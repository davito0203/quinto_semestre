==> flow/design.v <==
`timescale 1ns / 1ps
module counter(b0,b1,b2,b3,reloj,reseteador
    );
	 input reloj; 
	 input reseteador; 
	 output reg [3:0] b0;   
	 output reg [3:0] b1;   
	 output reg [3:0] b2;   
	 output reg [3:0] b3;   
	 always @(posedge reloj or posedge reseteador)
	 begin
			if(reseteador)
			begin
				b0<=4'b0000;
				b1<=4'b0000;
				b2<=4'b0000;
				b3<=4'b0000;
			end
			else
			begin
				if(b0==4'b1001)
				begin
					b0<=4'b0000;
					if(b1==4'b1001)
					begin
						b1<=4'b0000;
						if(b2==4'b1001)
						begin
							b2<=4'b0000;
							if(b3==4'b1001)
							begin
								b3<=4'b0000;
							end
							else if(b3<4'b1001)
							begin
								b3<=b3+1;
							end
						end
						else if(b2<4'b1001)
						begin
							b2<=b2+1;
						end
					end
					else if(b1<4'b1001)
					begin
						b1<=b1+1;
					end
				end
				else if(b0<4'b1001)
				begin
					b0<=b0+1;
				end
			end
	 end
endmodule
### Reports on counter

The steps from the RTL of counter to its reports follow in flow order.
Lines are those of the file above, counted from 1.
Library cell names are shortened.
Not given: --

| inputs | value |
|---|---|
| design top | counter |
| clock port | reloj |
| library | sky130hd |
| library corner | tt_025C_1v80 |

### After elaboration

Counts by Yosys on the flattened word-level netlist (proc, flatten, opt, wreduce; memories kept). Register bits leave out memories and registers merged into their read ports (data or address). Print and check cells are left out. Cells with the same type and inputs are merged into one.

| cells by class | value |
|---|---|
| $add $sub $neg | 4 |
| multipliers | 0 |
| div/mod/pow operators | 0 |
| magnitude comparators | 4 |
| eq/ne operators | 4 |
| shifts and indexed selects | 0 |
| mux-type cells | 8 |
| bitwise gates (word level) | 0 |
| reduce/logical cells | 7 |

Operators with widths:

| operator | number |
|---|---|
| 2-to-1 mux 4 bit | 8 |
| adder 4 x 1 -> 4 bit (second input constant) | 4 |
| < comparator 4 bit (second input constant) | 4 |
| == test 4 bit (second input constant) | 4 |
| nonzero test 2 bit | 4 |
| AND reduction 4 bit | 1 |
| AND reduction 3 bit | 1 |
| AND reduction 2 bit | 1 |

| bit counts | value |
|---|---|
| register bits | 16 |
| latch bits | 0 |
| memory bits (writable) | 0 |
| ROM bits | 0 |
| clocked read ports x word width | 0 |
| memories kept | 0 |
| output and inout bits | 16 |
| word-level cells | 31 |

### Depth

Longest topological path by Yosys (ltp), each cell counted once; first at word level (registers and memories cut), then after technology mapping (sequential cells cut; the memories' decode and read muxes count).

| logic depth | value |
|---|---|
| depth after elaboration | 3 |
| ABC_AREA | 0 |
| mapped depth | 5 |
| depth with buffers taken out | 4 |

### Mapped cells and area

The flow's flattened synthesis, as Yosys stat reports it; memories are mapped. The netlist is that of the ABC_AREA named above (0 if unset); the other value can give another one.

Cell types:

| cell | number |
|---|---|
| dfrtp_1 | 16 |
| xor2_1 | 8 |
| xnor2_1 | 4 |
| nor2_1 | 8 |
| nand2_1 | 7 |
| and4bb_2 | 2 |
| nor3b_2 | 2 |
| nand4_4 | 1 |
| o21ai_0 | 4 |
| a21oi_1 | 3 |
| o211ai_1 | 2 |
| and4bb_1 | 1 |
| buf_6 | 1 |
| nand3_1 | 2 |
| nand3_2 | 1 |
| nand4b_1 | 1 |
| or2b_2 | 1 |
| nand3b_1 | 1 |

Not listed: further types 3, cells in them 3.

| mapped netlist | value |
|---|---|
| cell count | 68 |
| synthesis area | 769.5 um^2 |
| flip-flop cells | 16 |
| buffer cells | 1 |

### Path before layout

Path of least setup slack by OpenSTA after synthesis, without wires, with an ideal clock, recovery checks aside; 20% of the period is set as input and as output delay. Where synthesis merged equal registers, the netlist keeps one of their names.

| timing post-synthesis | value |
|---|---|
| path kind | register to register |
| start point | register b0[1] |
| end point | register b2[2] |
| clock period | 2.88 ns |
| setup time | 0.079 ns |
| launch time at the first pin | 0.000 ns |
| data arrival time | 1.306 ns |
| required time | 2.801 ns |
| slack | 1.494 ns |
| path delay | 1.385 ns |
| driving pins on the path | 6 |
| buffers on the path | 1 |
| period reached after synthesis | 1.386 ns |

"path delay" = arrival - input delay + setup time.
"driving pins on the path": output pins that drive a net of the path, with the launching flip-flop's if there is one; two outputs of one cell count as two.
"period reached after synthesis" = period - worst setup slack (recovery checks aside). The figure is calculated, with input and output delays left at 20% of the set period.
Between the ends stands the longest chain of elaborated cells between them, by number of cells; it is not shown to be the way that was timed. Of several equally long chains one is given.
Each line given opens the expression or statement behind the cell; cells for indexed reads and writes are added by Yosys, which also makes memories of some case tables.
A register here has more assigning lines than the two given.

| between the ends, post-synthesis | value |
|---|---|
| cell sequence | dfrtp_1 -> and4bb_1 -> buf_6 -> nand3_2 -> nor3b_2 -> xor2_1 |
| cells in the longest elaborated chain | 2 |
| elaborated cells between the ends (all ways) | 2 |
| RTL lines with such cells | 1 |
| those cells by class | 1 x eq/ne; 1 x reduce/logical |

RTL lines, path post-synthesis:

| what | RTL line | text |
|---|---|---|
| from (decl) | 6 | `output reg [3:0] b0;` |
| from (assign) | 14 | `b0<=4'b0000;` |
| from (assign) | 51 | `b0<=b0+1;` |
| == test 4 bit | 21 | `if(b0==4'b1001)` |
| AND reduction 3 bit | -- |  |
| to (assign) | 16 | `b2<=4'b0000;` |
| to (assign) | 41 | `b2<=b2+1;` |
| to (decl) | 8 | `output reg [3:0] b2;` |

### Path in the finished layout

From the final timing report of flow run 2: the path of least setup slack in the routed layout; clock arrival at registers is part of the times.

| timing after layout | value |
|---|---|
| path kind | register to output |
| start point | register b1[0] |
| end point | output b1[0] |
| clock period | 1.69 ns |
| launch time at the first pin | 0.29 ns |
| data arrival time | 1.29 ns |
| required time | 1.35 ns |
| slack | 0.06 ns |
| driving pins on the path | 2 |
| buffers on the path | 1 |

A register here has more assigning lines than the two given.

| between the ends, after layout | value |
|---|---|
| cell sequence | dfrtp_2 -> clkdlybuf4s50_1 |
| cells in the longest elaborated chain | 0 |
| elaborated cells between the ends (all ways) | 0 |
| RTL lines with such cells | 0 |

RTL lines, path after layout:

| what | RTL line | text |
|---|---|---|
| from (decl) | 7 | `output reg [3:0] b1;` |
| from (assign) | 15 | `b1<=4'b0000;` |
| from (assign) | 46 | `b1<=b1+1;` |
| to (decl) | 7 |  |

==> runs of counter <==
Flow measurements of counter on sky130hd: 2 stored runs with different settings, listed in no order. Input and output delays are each 20% of the period that was set; the output load is 0.01 pF.
"achieved clock period" is the run's clock period less its worst setup slack. It is reckoned from that one timing run; input and output delays stay at 20% of the period that was set.
"time on the worst setup path": the worst setup path's part of the clock period (all of it between registers, 20% less for each end at a port) less its slack. A launch clock that arrives late makes it longer, a capture clock that arrives late makes it shorter.
By "total power of the final layout" is meant OpenSTA's value without simulated activity: inputs other than the clock are taken to toggle once in ten clock periods, and the tool carries that through the logic.

#### Flow run 1

| setting | value |
|---|---|
| period_ns | `1.46` |
| CORE_UTILIZATION | `49` |
| SETUP_SLACK_MARGIN | `-0.12` |
| PLACE_DENSITY | `0.48` |
| HOLD_SLACK_MARGIN | `0.27` |
| CORE_ASPECT_RATIO | `0.5` |
| CORE_MARGIN | `8` |
| GPL_ROUTABILITY_DRIVEN | `0` |
| CTS_CLUSTER_SIZE | `97` |
| CAP_MARGIN | `5` |
| SLEW_MARGIN | `30` |
| MAX_ROUTING_LAYER | `met4` |

Incomplete, floorplanning halted on PDN-0185.

#### Flow run 2

| setting | value |
|---|---|
| period_ns | `1.69` |
| CORE_UTILIZATION | `59` |
| CAP_MARGIN | `20` |
| CORE_MARGIN | `2` |
| SLEW_MARGIN | `20` |

| result | value |
|---|---|
| post-layout utilization | 81.8 % |
| die area | 1609.2 um^2 |
| standard-cell area of the final layout | 1024.7 um^2 |
| time on the worst setup path | 1.29 ns |
| critical path type | register to output |
| chip area after synthesis (Yosys) | 769.5 um^2 |
| setup TNS | 0.000 ns |
| setup slack of the worst path | 0.062 ns |
| achieved clock period | 1.628 ns |
| total power of the final layout | 658.4 uW |
